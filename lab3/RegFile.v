==> flow/design.v <==
`timescale 1 ns / 1 ps
module RegFile(
    input clk,
    input [4:0] rs1,
    input [4:0] rs2,
    input [4:0] rd_wb,
    input [31:0] write_reg_data,
    input reg_write,
    output [31:0] rs1_data,
    output [31:0] rs2_data,
    output [31:0] ra,
    output [31:0] t0, 
    output [31:0] t1,
    output [31:0] t2,
    output [31:0] t3,
    output [31:0] t4
);
    integer i;
    reg [31:0] registers [31:0];
    initial begin
        for(i = 0; i < 32; i++)
            registers[i] = 32'b0;
    end 
    always@(posedge clk) begin
        if(rd_wb != 5'b0 && reg_write)
            registers[rd_wb] = write_reg_data;
    end
    assign rs1_data = registers[rs1];
    assign rs2_data = registers[rs2];
    assign ra = registers[1];
    assign t0 = registers[5];
    assign t1 = registers[6];
    assign t2 = registers[7];
    assign t3 = registers[28];
    assign t4 = registers[29];
endmodule
---- Step by step through the tools: RegFile ----
Tool output for the design above, in the order of the flow.
Lines are those of the file above, counted from 1.
Cell names lack the library's common part.
Not given: -
design
  top ..................................... RegFile
  clock port .............................. clk
  cell library ............................ sky130hd
  corner .................................. tt_025C_1v80

---- Word level ----
Yosys after proc, flatten, opt, wreduce and memory -nomap, before mapping. Enables and synchronous resets that opt folds into registers are not counted as muxes. Memory bits, and registers merged into a memory's read port (data or address), are not among the register bits. Print and check cells are not counted. Equal cells are merged and count once.
Yosys's memory passes give these memory sizes; they may raise the number of words (mostly to a power of two), join words into wider ones and drop unused or constant bits.
word-level totals
  register bits after elaboration ......... 0
  output and inout port bits .............. 256
  memories ................................ 1
  RAM bits ................................ 1,024
memory list
  name       words  bits a word  RTL line  RTL
  registers  32     32           19        reg [31:0] registers [31:0];
operators by class
  mux-type cells .......................... 3
  reductions and logical operators ........ 2
operator list
  operator            number
  two-way mux 32 bit  1
  nonzero test 5 bit  1
  two-way mux 5 bit   1
  logical AND 1 bit   1
  two-way mux 1 bit   1

---- Longest topological paths ----
Longest topological path by Yosys (ltp), each cell counted once; first at word level (registers and memories cut), then after technology mapping (sequential cells cut; the memories' decode and read muxes count).
depth
  word-level depth ........................ 3
  ABC_AREA ................................ 0
  depth in mapped cells ................... 8
  gate-level depth less buffers ........... 5

---- Mapped cells and area ----
Source: synth_stat.txt of the flow (Yosys; design flattened, memories mapped). It holds for the ABC_AREA given above (unset counts as 0); a run with the other value may have another netlist.
The area totals of this step are shown rounded.
cells by type
  cell      number
  edfxtp_1  1,024
  mux2i_1   1,024
  a22oi_1   192
  a22o_1    128
  nand3_1   194
  a21oi_1   192
  nand2_1   195
  buf_6     45
  a31oi_1   64
  buf_4     49
  buf_2     65
  nor3_1    64
  clkbuf_1  80
  nor2_1    34
  buf_1     10
  nand3b_1  5
  clkbuf_4  4
  or3b_2    3
Not listed: further types 6, cells in them 14.
synthesis totals
  cell count .............................. 3,386
  buffers ................................. 253
  flip-flop cells ......................... 1,024
  sequential area ......................... 30,750 µm²
  synthesis area .......................... 48,790 µm²

---- Timing after synthesis ----
Source: OpenSTA report_checks on the synthesized netlist (no wires, ideal clock, input and output delay 20% of the period each), path of least setup slack; recovery checks are left aside. Register names are those of the netlist, which keeps one name where synthesis merged equal registers.
timing path after synthesis
  path kind ............................... input port to flip-flop
  start ................................... in rd_wb[1]
  end ..................................... mem registers[24][0]
  path buffers ............................ 1
  library setup time ...................... 0.421 ns
  time at the first pin ................... 0.570 ns
  stages .................................. 3
  data arrival time ....................... 2.569 ns
  slack ................................... -0.140 ns
  clock period ............................ 2.85 ns
  path delay .............................. 2.420 ns
  synthesis period reached ................ 2.99 ns
"path delay" = arrival - input delay + setup time.
"stages": output pins that drive a net of the path, with the launching flip-flop's if there is one; two outputs of one cell count as two.
"synthesis period reached" is the clock period less the worst setup slack; recovery checks do not enter. This is arithmetic on one report: input and output delays are still those of the set period (20% each).
The rows between start and end are the longest chain of elaborated cells between them; the timing report does not say that the signal goes this way. Where chains are equally long, one stands for them.
Each line given opens the expression or statement behind the cell; cells for indexed reads and writes are added by Yosys, which also makes memories of some case tables.
The path ends at the enable pin of a flip-flop; only ways to that pin are counted.
on the way, after synthesis
  cells stage by stage .................... or3b_2 clkbuf_1 nor2_1
  length of the longest elaborated chain .. 3
  elaborated cells on any way between the ends .. 4
  RTL lines with such cells ............... 1
  those cells by class .................... mux: 2; reduce/logical: 2
ends and longest elaborated chain, after synthesis
  element             RTL line  RTL
  start, declared     6         input [4:0] rd_wb,
  nonzero test 5 bit  25        if(rd_wb != 5'b0 && reg_write)
  logical AND 1 bit   25
  two-way mux 5 bit   25
  end, declared       19        reg [31:0] registers [31:0];

---- Path in the finished layout ----
From the final timing report of job 2: the path of least setup slack in the routed layout; clock arrival at registers is part of the times.
timing path post-layout
  path kind ............................... input port to output port
  start ................................... in rs1[0]
  end ..................................... out rs1_data[4]
  data arrival time ....................... 2.47 ns
  time at the first pin ................... 0.75 ns
  slack ................................... 0.54 ns
  path buffers ............................ 9
  clock period ............................ 3.76 ns
  stages .................................. 14
  external output delay ................... 0.75 ns
The rows between start and end are the longest chain of elaborated cells between them; the timing report does not say that the signal goes this way. Where chains are equally long, one stands for them.
A memory read counts as a cell of the chain, while the word-level depth stops at memories.
on the way, post-layout
  cells stage by stage .................... buf_8 buf_6 nor2b_4 buf_12 buf_12 buf_16 buf_6 a22o_1 nor3_2 buf_4 a31oi_1 buf_4 nand3_4 buf_6
  length of the longest elaborated chain .. 1
  elaborated cells on any way between the ends .. 1
  RTL lines with such cells ............... 1
  those cells by class .................... memory: 1
ends and longest elaborated chain, post-layout
  element                    RTL line  RTL
  start, declared            4         input [4:0] rs1,
  memory read (32 x 32 bit)  19        reg [31:0] registers [31:0];
  end, declared              9         output [31:0] rs1_data,

Lab notebook: RegFile

Measured data: module RegFile, platform sky130hd, 2 stored runs of the flow under differing settings, order arbitrary. Input and output delays are each 20% of the period that was set; the output load is 0.01 pF.
"total design power": no workload was simulated; the value follows from the tool's default switching activity.
Values from the reports are rounded here.

---- job 1 ----
settings
  period_ns = 2.61
  CORE_UTILIZATION = 69
  SETUP_SLACK_MARGIN = 0.73
  TNS_END_PERCENT = 45
  GPL_ROUTABILITY_DRIVEN = 0
  CTS_CLUSTER_SIZE = 86
  CAP_MARGIN = 20
  CORE_MARGIN = 2
  SLEW_MARGIN = 20
results
  unfinished; error ODB-0269 in routing

---- job 2 ----
settings
  period_ns = 3.76
  SETUP_SLACK_MARGIN = 0.92
  CAP_MARGIN = 20
  CORE_MARGIN = 2
  CORE_UTILIZATION = 40
  SLEW_MARGIN = 20
results
  die area ................................ 124,800 µm²
  synthesized cell area ................... 48,790 µm²
  setup slack of the worst path ........... 0.542 ns
  total design power ...................... 27.22 mW
  utilization after layout ................ 0.561
  post-route setup TNS .................... 0.000 ns
  standard-cell area after routing ........ 68,080 µm²
